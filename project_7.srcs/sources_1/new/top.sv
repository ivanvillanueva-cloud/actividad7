==> flow/design.v <==
`timescale 1ns / 1ps
module command_parser (
    input  logic clk,
    input  logic reset,
    input  logic [7:0] rx_byte,
    input  logic       rx_valid,
    output logic       cmd_ready,
    output logic       seq_sel,    
    output logic [7:0] n_value
);
    typedef enum logic [2:0] {
        S_WAIT_LETTER,
        S_WAIT_COMMA,
        S_WAIT_NUM1,
        S_WAIT_LF,
        S_DONE
    } pstate_t;
    pstate_t state;
    logic [7:0] tens;
    logic       got_two_digits;
    assign cmd_ready = (state == S_DONE);
    always_ff @(posedge clk or posedge reset) begin
        if (reset) begin
            state          <= S_WAIT_LETTER;
            seq_sel        <= 1'b0;
            n_value        <= 8'd0;
            tens           <= 8'd0;
            got_two_digits <= 1'b0;
        end else begin
            if (rx_valid) begin
                unique case (state)
                    S_WAIT_LETTER: begin
                        if (rx_byte == "P") begin
                            seq_sel <= 1'b0;
                            state   <= S_WAIT_COMMA;
                        end else if (rx_byte == "M") begin
                            seq_sel <= 1'b1;
                            state   <= S_WAIT_COMMA;
                        end else begin
                            state <= S_WAIT_LETTER;  
                        end
                    end
                    S_WAIT_COMMA: begin
                        if (rx_byte == ",")
                            state <= S_WAIT_NUM1;
                        else
                            state <= S_WAIT_LETTER;  
                    end
                    S_WAIT_NUM1: begin
                        if (rx_byte >= "0" && rx_byte <= "9") begin
                            tens           <= rx_byte - "0";
                            got_two_digits <= 1'b0;
                            state          <= S_WAIT_LF;
                        end else begin
                            state <= S_WAIT_LETTER;
                        end
                    end
                    S_WAIT_LF: begin
                        if (rx_byte >= "0" && rx_byte <= "9") begin
                            n_value        <= (tens * 10) + (rx_byte - "0");
                            got_two_digits <= 1'b1;
                        end else if (rx_byte == "\n" || rx_byte == 8'h0D) begin
                            if (!got_two_digits)
                                n_value <= tens;
                            state <= S_DONE;
                        end
                    end
                    S_DONE: begin
                        state <= S_DONE;
                    end
                    default: state <= S_WAIT_LETTER;
                endcase
            end
        end
    end
endmodule
`timescale 1ns / 1ps
module moser_unit (
    input  logic        clk,
    input  logic        reset,
    input  logic        start,
    input  logic [7:0]  n,
    output logic [31:0] result,
    output logic        done
);
    typedef enum logic [1:0] {IDLE, RUN, FINISH} state_t;
    state_t state;
    logic [7:0]  n_work;
    logic [31:0] acc;
    always_ff @(posedge clk or posedge reset) begin
        if (reset) begin
            state  <= IDLE;
            result <= 32'd0;
            done   <= 1'b0;
        end else begin
            done <= 1'b0;
            case (state)
                IDLE: begin
                    if (start) begin
                        if (n == 0) begin
                            result <= 32'd0;
                            state  <= FINISH;
                        end else begin
                            n_work <= n;
                            acc    <= 32'd0;
                            state  <= RUN;
                        end
                    end
                end
                RUN: begin
                    if (n_work != 0) begin
                        acc    <= (acc << 2) + (n_work[0] ? 32'd1 : 32'd0);
                        n_work <= n_work >> 1;
                    end else begin
                        result <= acc;
                        state  <= FINISH;
                    end
                end
                FINISH: begin
                    done  <= 1'b1;
                    state <= IDLE;
                end
            endcase
        end
    end
endmodule
`timescale 1ns / 1ps
module padovan_unit (
    input  logic        clk,
    input  logic        reset,
    input  logic        start,
    input  logic [7:0]  n,
    output logic [31:0] result,
    output logic        done
);
    typedef enum logic [1:0] {IDLE, INIT, LOOP, FINISH} state_t;
    state_t state;
    logic [31:0] p0, p1, p2;
    logic [7:0]  i;
    always_ff @(posedge clk or posedge reset) begin
        if (reset) begin
            state  <= IDLE;
            result <= 32'd0;
            done   <= 1'b0;
        end else begin
            done <= 1'b0;
            case (state)
                IDLE: begin
                    if (start)
                        state <= INIT;
                end
                INIT: begin
                    p0 <= 32'd1;
                    p1 <= 32'd1;
                    p2 <= 32'd1;
                    i  <= 8'd3;
                    if (n == 0 || n == 1 || n == 2) begin
                        result <= 32'd1;
                        state  <= FINISH;
                    end else begin
                        state <= LOOP;
                    end
                end
                LOOP: begin
                    if (i <= n) begin
                        logic [31:0] new_p;
                        new_p = p0 + p1;
                        p0 <= p1;
                        p1 <= p2;
                        p2 <= new_p;
                        i  <= i + 1;
                        if (i == n) begin
                            result <= new_p;
                            state  <= FINISH;
                        end
                    end
                end
                FINISH: begin
                    done  <= 1'b1;
                    state <= IDLE;
                end
            endcase
        end
    end
endmodule
`timescale 1ns / 1ps
module Rx (
    input  logic        clk_fpga,   
    input  logic        reset,      
    input  logic        RxD,       
    output logic [7:0]  RxData,
    output logic        data_valid      
);
    parameter int clk_freq    = 100_000_000;
    parameter int baud_rate   = 115200;
    parameter int div_sample  = 4;    
    parameter int div_counter = clk_freq / (baud_rate * div_sample);
    parameter int mid_sample  = div_sample / 2;
    parameter int div_bit     = 10;   
    typedef enum logic {IDLE=0, RECEIVING=1} state_t;
    state_t state, nextstate;
    logic [3:0]  bit_counter;         
    logic [1:0]  sample_counter;      
    logic [13:0] baudrate_counter;    
    logic [9:0]  rxshift_reg;         
    logic shift;
    logic clear_bitcounter, inc_bitcounter;
    logic clear_samplecounter, inc_samplecounter;
    assign RxData = rxshift_reg[8:1];    
    always_ff @(posedge clk_fpga or posedge reset) begin
        if (reset) begin
            state            <= IDLE;
            bit_counter      <= '0;
            sample_counter   <= '0;
            baudrate_counter <= '0;
            rxshift_reg      <= '0;
            data_valid       <= 1'b0;
        end else begin
            data_valid <= 1'b0;     
            baudrate_counter <= baudrate_counter + 1;
            if (baudrate_counter >= div_counter - 1) begin
                baudrate_counter <= 0;
                state <= nextstate;
                if (shift)
                    rxshift_reg <= {RxD, rxshift_reg[9:1]};
                if (clear_samplecounter)
                    sample_counter <= 0;
                else if (inc_samplecounter)
                    sample_counter <= sample_counter + 1;
                if (clear_bitcounter)
                    bit_counter <= 0;
                else if (inc_bitcounter)
                    bit_counter <= bit_counter + 1;
                if (state == RECEIVING &&
                    bit_counter == div_bit - 1 &&
                    sample_counter == div_sample - 1) begin
                    data_valid <= 1'b1;
                end
            end
        end
    end
    always_comb begin
        shift               = 1'b0;
        clear_samplecounter = 1'b0;
        inc_samplecounter   = 1'b0;
        clear_bitcounter    = 1'b0;
        inc_bitcounter      = 1'b0;
        nextstate           = state;
        case (state)
            IDLE: begin
                if (!RxD) begin
                    nextstate           = RECEIVING;
                    clear_bitcounter    = 1'b1;
                    clear_samplecounter = 1'b1;
                end
            end
            RECEIVING: begin
                nextstate = RECEIVING;
                if (sample_counter == mid_sample - 1)
                    shift = 1'b1;
                if (sample_counter == div_sample - 1) begin
                    inc_bitcounter     = 1'b1;
                    clear_samplecounter= 1'b1;
                    if (bit_counter == div_bit - 1)
                        nextstate = IDLE;
                end else begin
                    inc_samplecounter = 1'b1;
                end
            end
            default: nextstate = IDLE;
        endcase
    end
endmodule
`timescale 1ns / 1ps
module top_cmd_uart #(
    parameter integer CLOCK_FREQ = 100_000_000,
    parameter integer BAUD_RATE  = 115200
)(
    input  logic       clk,
    input  logic       reset,
    input  logic       RxD,
    output logic       TxD,
    output logic [7:0] led
);
    logic [7:0] rx_byte;
    logic       rx_valid;
    Rx #(
        .clk_freq  (CLOCK_FREQ),
        .baud_rate (BAUD_RATE)
    ) u_rx (
        .clk_fpga   (clk),
        .reset      (reset),
        .RxD        (RxD),
        .RxData     (rx_byte),
        .data_valid (rx_valid)
    );
    logic [7:0] tx_data;
    logic       tx_start;
    logic       tx_free;
    Tx #(
        .CLOCK_FREQ (CLOCK_FREQ),
        .BAUD_RATE  (BAUD_RATE)
    ) u_tx (
        .clk    (clk),
        .reset  (reset),
        .ready  (tx_start),
        .tx_data(tx_data),
        .TxD    (TxD),
        .tdre   (tx_free)
    );
    logic       cmd_ready;
    logic       seq_sel;      
    logic [7:0] n_value;
    command_parser u_parser (
        .clk      (clk),
        .reset    (reset),
        .rx_byte  (rx_byte),
        .rx_valid (rx_valid),
        .cmd_ready(cmd_ready),
        .seq_sel  (seq_sel),
        .n_value  (n_value)
    );
    logic        pad_start, pad_done;
    logic [31:0] pad_res;
    padovan_unit u_pad (
        .clk    (clk),
        .reset  (reset),
        .start  (pad_start),
        .n      (n_value),
        .result (pad_res),
        .done   (pad_done)
    );
    logic        mos_start, mos_done;
    logic [31:0] mos_res;
    moser_unit u_mos (
        .clk    (clk),
        .reset  (reset),
        .start  (mos_start),
        .n      (n_value),
        .result (mos_res),
        .done   (mos_done)
    );
    typedef enum logic [2:0] {
        S_WAIT_CMD,
        S_START_CALC,
        S_WAIT_CALC,
        S_SEND_B0,
        S_SEND_B1,
        S_SEND_B2,
        S_SEND_B3
    } main_state_t;
    main_state_t state;
    logic [31:0] result_reg;
    assign pad_start = (state == S_START_CALC) && (cmd_ready) && (seq_sel == 1'b0);
    assign mos_start = (state == S_START_CALC) && (cmd_ready) && (seq_sel == 1'b1);
    assign led = rx_byte;
    always_ff @(posedge clk or posedge reset) begin
        if (reset) begin
            state    <= S_WAIT_CMD;
            tx_data  <= 8'd0;
            tx_start <= 1'b0;
            result_reg <= 32'd0;
        end else begin
            tx_start <= 1'b0;  
            case (state)
                S_WAIT_CMD: begin
                    if (cmd_ready) begin
                        state <= S_START_CALC;
                    end
                end
                S_START_CALC: begin
                    state <= S_WAIT_CALC;
                end
                S_WAIT_CALC: begin
                    if (!seq_sel && pad_done) begin
                        result_reg <= pad_res;
                        state      <= S_SEND_B0;
                    end else if (seq_sel && mos_done) begin
                        result_reg <= mos_res;
                        state      <= S_SEND_B0;
                    end
                end
                S_SEND_B0: begin
                    if (tx_free) begin
                        tx_data  <= result_reg[31:24];
                        tx_start <= 1'b1;
                        state    <= S_SEND_B1;
                    end
                end
                S_SEND_B1: begin
                    if (tx_free) begin
                        tx_data  <= result_reg[23:16];
                        tx_start <= 1'b1;
                        state    <= S_SEND_B2;
                    end
                end
                S_SEND_B2: begin
                    if (tx_free) begin
                        tx_data  <= result_reg[15:8];
                        tx_start <= 1'b1;
                        state    <= S_SEND_B3;
                    end
                end
                S_SEND_B3: begin
                    if (tx_free) begin
                        tx_data  <= result_reg[7:0];
                        tx_start <= 1'b1;
                        state    <= S_WAIT_CMD;  
                    end
                end
                default: state <= S_WAIT_CMD;
            endcase
        end
    end
endmodule
module Tx #(
    parameter integer CLOCK_FREQ = 100_000_000,
    parameter integer BAUD_RATE  = 115200
) (
    input  logic        clk,
    input  logic        reset,
    input  logic        ready,       
    input  logic [7:0]  tx_data,
    output logic        TxD,
    output logic        tdre         
);
    localparam integer CYCLES_PER_BIT = (CLOCK_FREQ + BAUD_RATE - 1) / BAUD_RATE;  
    localparam integer BAUD_MAX       = (CYCLES_PER_BIT > 0) ? (CYCLES_PER_BIT - 1) : 0;
    localparam integer BAUD_CNT_WIDTH = $clog2(BAUD_MAX + 1);
    typedef enum logic [1:0] {
        S_MARK,    
        S_START,   
        S_DATA,    
        S_STOP     
    } state_t;
    state_t state, next_state;
    logic [7:0] txbuff;
    logic [2:0] bit_count;
    logic [BAUD_CNT_WIDTH-1:0] baud_count;
    logic ready_sync;
    always_ff @(posedge clk or posedge reset) begin
        if (reset)
            ready_sync <= 1'b0;
        else
            ready_sync <= ready;
    end
    always_ff @(posedge clk or posedge reset) begin
        if (reset)
            state <= S_MARK;
        else
            state <= next_state;
    end
    always_comb begin
        next_state = state;
        case (state)
            S_MARK: begin
                if (ready_sync && tdre)
                    next_state = S_START;
            end
            S_START: begin
                if (baud_count == BAUD_MAX)
                    next_state = S_DATA;
            end
            S_DATA: begin
                if ((baud_count == BAUD_MAX) && (bit_count == 3'd7))
                    next_state = S_STOP;
            end
            S_STOP: begin
                if (baud_count == BAUD_MAX)
                    next_state = S_MARK;
            end
            default: next_state = S_MARK;
        endcase
    end
    always_ff @(posedge clk or posedge reset) begin
        if (reset) begin
            TxD        <= 1'b1;
            tdre       <= 1'b1;
            baud_count <= '0;
            bit_count  <= '0;
            txbuff     <= '0;
        end else begin
            case (state)
                S_MARK: begin
                    TxD        <= 1'b1;
                    baud_count <= '0;
                    bit_count  <= '0;
                    if (ready_sync && tdre) begin
                        txbuff <= tx_data;   
                        tdre   <= 1'b0;      
                    end else begin
                        tdre   <= 1'b1;      
                    end
                end
                S_START: begin
                    TxD <= 1'b0;  
                    if (baud_count == BAUD_MAX) begin
                        baud_count <= '0;
                    end else begin
                        baud_count <= baud_count + 1;
                    end
                end
                S_DATA: begin
                    TxD <= txbuff[0];  
                    if (baud_count == BAUD_MAX) begin
                        baud_count <= '0;
                        txbuff    <= {1'b0, txbuff[7:1]};
                        bit_count <= bit_count + 1;
                    end else begin
                        baud_count <= baud_count + 1;
                    end
                end
                S_STOP: begin
                    TxD <= 1'b1;  
                    if (baud_count == BAUD_MAX) begin
                        baud_count <= '0;
                        tdre       <= 1'b1;  
                    end else begin
                        baud_count <= baud_count + 1;
                    end
                end
                default: begin
                    TxD        <= 1'b1;
                    tdre       <= 1'b1;
                    baud_count <= '0;
                    bit_count  <= '0;
                end
            endcase
        end
    end
endmodule
### Reports on top_cmd_uart

What the tools print for top_cmd_uart, step after step.
Lines are those of the file above, counted from 1.
Cell names lack the library's common part.
Not given: n/a

* design top: top_cmd_uart
* clock input: clk
* cell library: sky130hd
* library corner: tt_025C_1v80

### After elaboration

Counts by Yosys on the flattened word-level netlist (proc, flatten, opt, wreduce; memories kept). Register bits leave out memories and registers merged into their read ports (data or address). Print and check cells are left out.

* output and inout bits: 9
* input port bits: 3
* cells after elaboration: 270
* register bits: 337

* $mul: 1
* order comparisons: 4
* bitwise logic cells: 3
* muxes and demuxes: 103
* reductions and logical operators: 58
* equal/unequal tests: 56
* add/sub/neg operators: 11

Operators with widths (count)
* 32-bit 2-to-1 mux: 14
* 32-bit case mux with 2-bit select: 6
* 8-bit 2-to-1 mux: 13
* 32-bit adder: 2
* 8-bit case mux with 2-bit select: 3
* 2-bit by 1-bit != test with 1-bit output (second input constant): 18
* 3-bit 2-to-1 mux: 11
* 8-bit case mux with 4-bit select: 1
* 2-bit 2-to-1 mux: 14
* 4-bit AND reduction: 6
* 8-bit by 3-bit multiplier with 7-bit output (second input constant): 1
* 3-bit case mux with 7-bit select: 1
* 1-bit 2-to-1 mux: 21
* 2-bit nonzero test: 10
* 10-bit case mux with 2-bit select: 1
* 3-bit AND reduction: 6
* 8-bit by 4-bit == test with 1-bit output (second input constant): 2
* 8-bit by 6-bit subtractor with 8-bit output (second input constant): 2
* 8-bit by 7-bit == test with 1-bit output (second input constant): 2
* 2-bit case mux with 4-bit select: 2
* 1-bit case mux with 2-bit select: 8
* 3-bit == test (second input constant): 5
* 3-bit case mux with 5-bit select: 1
* 14-bit by 1-bit adder with 14-bit output (second input constant): 1
* 14-bit by 8-bit greater-or-equal comparator with 1-bit output (second input constant): 1
* 14-bit 2-to-1 mux: 1
* 2-bit == test (second input constant): 6
* 2-bit != test (second input constant): 6

Other operator kinds: 40; their cells: 71.

### Depth

Depth = most cells in a row (Yosys ltp): at word level without a register or memory, in the mapped netlist without a sequential cell, where the memories' decode and read muxes count.

* depth after elaboration: 5
* ABC_AREA: 0
* depth in mapped cells: 13
* mapped depth without buffers: 13

### Netlist

The flow's flattened synthesis, as Yosys stat reports it; memories are mapped. The netlist is that of the ABC_AREA named above (0 if unset); the other value can give another one.

* standard cells after synthesis: 1273
* flip-flops: 315
* buffer cells: 56
* sequential area: 8531.9 µm²
* chip area (Yosys): 14900.5 µm²

Cell types
* dfrtp_1: count 180, area in all 4504.32 µm²
* edfxtp_1: count 128, area in all 3.84E+03 µm²
* ha_1: count 72, area in all 900.864 µm²
* and2_1: count 90, area in all 563.04 µm²
* nand2_1: count 103, area in all 386.621 µm²
* a22o_1: count 43, area in all 376.611 µm²
* mux2_2: count 32, area in all 360.346 µm²
* o21ai_0: count 69, area in all 345.331 µm²
* nor2_1: count 84, area in all 315.302 µm²
* xnor2_1: count 32, area in all 280.269 µm²
* a21oi_1: count 54, area in all 270.259 µm²
* mux2i_1: count 27, area in all 270.259 µm²
* inv_1: count 59, area in all 221.462 µm²
* dfstp_2: count 7, area in all 183.926 µm²
* xor2_1: count 21, area in all 183.926 µm²
* clkbuf_1: count 38, area in all 142.637 µm²
* nand3_1: count 24, area in all 120.115 µm²
* a21o_1: count 14, area in all 105.101 µm²

Not listed: further types 57, cells in them 196.
By module: a second synthesis without flattening, with its own total; a netlist apart from the flattened one above.

* cell total of the unflattened synthesis: 1344
* area (unflattened synthesis): 16201.8 µm²

Each row is one instance without its submodules.

Modules
* padovan_unit: seq. area 4050.1 µm², times used 1, cells 635, area 7265.7 µm²
* top_cmd_uart: seq. area 1202.4 µm², times used 1, cells 185, area 2657.5 µm²
* moser_unit: seq. area 1222.4 µm², times used 1, cells 128, area 1861.8 µm²
* command_parser: seq. area 576.8 µm², times used 1, cells 161, area 1602.8 µm²
* Rx: seq. area 775.7 µm², times used 1, cells 119, area 1451.4 µm²
* Tx: seq. area 704.4 µm², times used 1, cells 116, area 1362.6 µm²

### Worst setup path after synthesis

Path of least setup slack by OpenSTA after synthesis, without wires, with an ideal clock, recovery checks aside; 20% of the period is set as input and as output delay. Where synthesis merged equal registers, the netlist keeps one of their names.

* path type: input to register
* from: input port reset
* to: register u_pad.i[0]
* setup slack: 0.749 ns
* setup time: 0.696 ns
* external input delay: 2.160 ns
* arrival: 9.355 ns
* data required time: 10.104 ns
* stages: 1
* buffers on the path: 0
* time at the first pin: 2.160 ns
* period: 10.8 ns
* path delay: 7.891 ns
* synthesis period reached: 10.051 ns

"path delay" = arrival - input delay + setup time.
"stages" counts driving pins, that of a launching flip-flop among them; a cell with two outputs on the path counts twice.
"synthesis period reached" = period - worst setup slack (recovery checks aside). The figure is calculated, with input and output delays left at 20% of the set period.
The rows between start and end are the longest chain of elaborated cells between them; the timing report does not say that the signal goes this way. Where chains are equally long, one stands for them.
Each line given opens the expression or statement behind the cell; cells for indexed reads and writes are added by Yosys, which also makes memories of some case tables.

* cell sequence: nor3_1
* cells in the longest elaborated chain: 2
* elaborated cells between the ends (all ways): 2
* RTL lines with such cells: 0
* those cells by class: 1 x logic; 1 x reduce/logical

Ends and longest elaborated chain, after synthesis
* start, declared: RTL line 280 `input  logic       reset,`
* 1-bit NOT
* 3-bit AND reduction
* end, assigned: RTL line 156 `i  <= 8'd3;`
* end, assigned: RTL line 171 `i  <= i + 1;`
* end, declared: RTL line 139 `logic [7:0]  i;`

### Worst path after layout

Path of least setup slack in the final report of stored run 1 (OpenROAD, finished layout, wires in). Where an end is a register, its clock arrival counts in the times.

* path type: input to register
* from: input port reset
* to: register u_mos.acc[6]
* stages: 5
* data required time: 10.93 ns
* external input delay: 2.14 ns
* time at the first pin: 2.14 ns
* setup slack: 6.44 ns
* setup time: 0.30 ns
* arrival: 4.49 ns
* period: 10.7 ns
* buffers on the path: 2

The rows between start and end are the longest chain of elaborated cells between them; the timing report does not say that the signal goes this way. Where chains are equally long, one stands for them.

* cell sequence: clkdlybuf4s50_1 -> inv_8 -> o211ai_1 -> a21oi_2 -> buf_4
* cells in the longest elaborated chain: 2
* elaborated cells between the ends (all ways): 2
* RTL lines with such cells: 0
* those cells by class: 1 x logic; 1 x reduce/logical

Ends and longest elaborated chain, after layout
* start, declared: RTL line 280 `input  logic       reset,`
* 1-bit NOT
* 5-bit AND reduction
* end, assigned: RTL line 105 `acc    <= 32'd0;`
* end, assigned: RTL line 112 `acc    <= (acc << 2) + (n_work[0] ? 32'd1 : 32'd0);`
* end, declared: RTL line 89 `logic [31:0] acc;`

==> runs of top_cmd_uart <==
Module top_cmd_uart, platform sky130hd: 2 stored runs of the flow (Yosys, OpenROAD) with differing settings, in no particular order. Input and output delays are each 20% of the period that was set; the output load is 0.01 pF.
"reached clock period" means the clock period less the worst setup slack. The figure is calculated, with input and output delays left at 20% of the set period.
"time of the worst setup path" means the part of the period allowed to the worst setup path (the constraints hold back 20% at inputs and 20% at outputs) less its slack; where the path has registers, the arrival times of their clocks count too.
By "total power after layout" is meant OpenSTA's value without simulated activity: inputs other than the clock are taken to toggle once in ten clock periods, and the tool carries that through the logic.

### Stored run 1

==> flow/run.sh <==
#!/bin/bash
# the make line also repeats the synthesis and layout settings of config.mk as NAME=value (left out here)
make -C /OpenROAD-flow-scripts/flow DESIGN_CONFIG=/design/flow/config.mk WORK_HOME=/design/flow/orfs CLKGATE_MAP_FILE= finish
==> flow/config.mk <==
export PLATFORM = sky130hd
export DESIGN_NAME = top_cmd_uart
export DESIGN_NICKNAME = top_cmd_uart
export VERILOG_FILES = /design/flow/design.v
export SDC_FILE = /design/flow/constraint.sdc
export NUM_CORES = 4
export LEC_CHECK = 0
export CAP_MARGIN = 20
export CORE_MARGIN = 2
export CORE_UTILIZATION = 28
export SLEW_MARGIN = 20
==> flow/constraint.sdc <==
create_clock -name core_clock -period 10.7 [get_ports {clk}]
set_input_delay 2.1400 -clock core_clock [delete_from_list [all_inputs] [get_ports {clk}]]
set_output_delay 2.1400 -clock core_clock [all_outputs]
set_load 0.01 [all_outputs]

Results of stored run 1:
- Setup TNS: 0.000 ns
- Time of the worst setup path: 2.12 ns
- Worst setup path type: input to register
- Reached clock period: 4.262 ns
- Netlist area reported by Yosys: 14,900.5 µm²
- Utilization after routing: 32.2 %
- Setup slack of the worst path: 6.438 ns
- Total power after layout: 2,746 µW
- Standard-cell area after routing: 16,920.0 µm²
- Lowest hold slack: 0.351 ns
- Area of the die: 55,077.0 µm²

### Stored run 2

==> flow/run.sh <==
#!/bin/bash
# the make line also repeats the synthesis and layout settings of config.mk as NAME=value (left out here)
make -C /OpenROAD-flow-scripts/flow DESIGN_CONFIG=/design/flow/config.mk WORK_HOME=/design/flow/orfs CLKGATE_MAP_FILE= finish
==> flow/config.mk <==
export PLATFORM = sky130hd
export DESIGN_NAME = top_cmd_uart
export DESIGN_NICKNAME = top_cmd_uart
export VERILOG_FILES = /design/flow/design.v
export SDC_FILE = /design/flow/constraint.sdc
export NUM_CORES = 4
export LEC_CHECK = 0
export CAP_MARGIN = 15
export CELL_PAD_IN_SITES_DETAIL_PLACEMENT = 2
export CELL_PAD_IN_SITES_GLOBAL_PLACEMENT = 3
export CORE_ASPECT_RATIO = 0.9
export CORE_MARGIN = 10
export CORE_UTILIZATION = 62
export CTS_CLUSTER_DIAMETER = 107
export GPL_TIMING_DRIVEN = 1
export MAX_ROUTING_LAYER = met5
export PLACE_DENSITY_LB_ADDON = 0.05
export SLEW_MARGIN = 20
export TNS_END_PERCENT = 30
==> flow/constraint.sdc <==
create_clock -name core_clock -period 8.29 [get_ports {clk}]
set_input_delay 1.6580 -clock core_clock [delete_from_list [all_inputs] [get_ports {clk}]]
set_output_delay 1.6580 -clock core_clock [all_outputs]
set_load 0.01 [all_outputs]

Outcome of stored run 2: no results, placement failed with FLW-0024
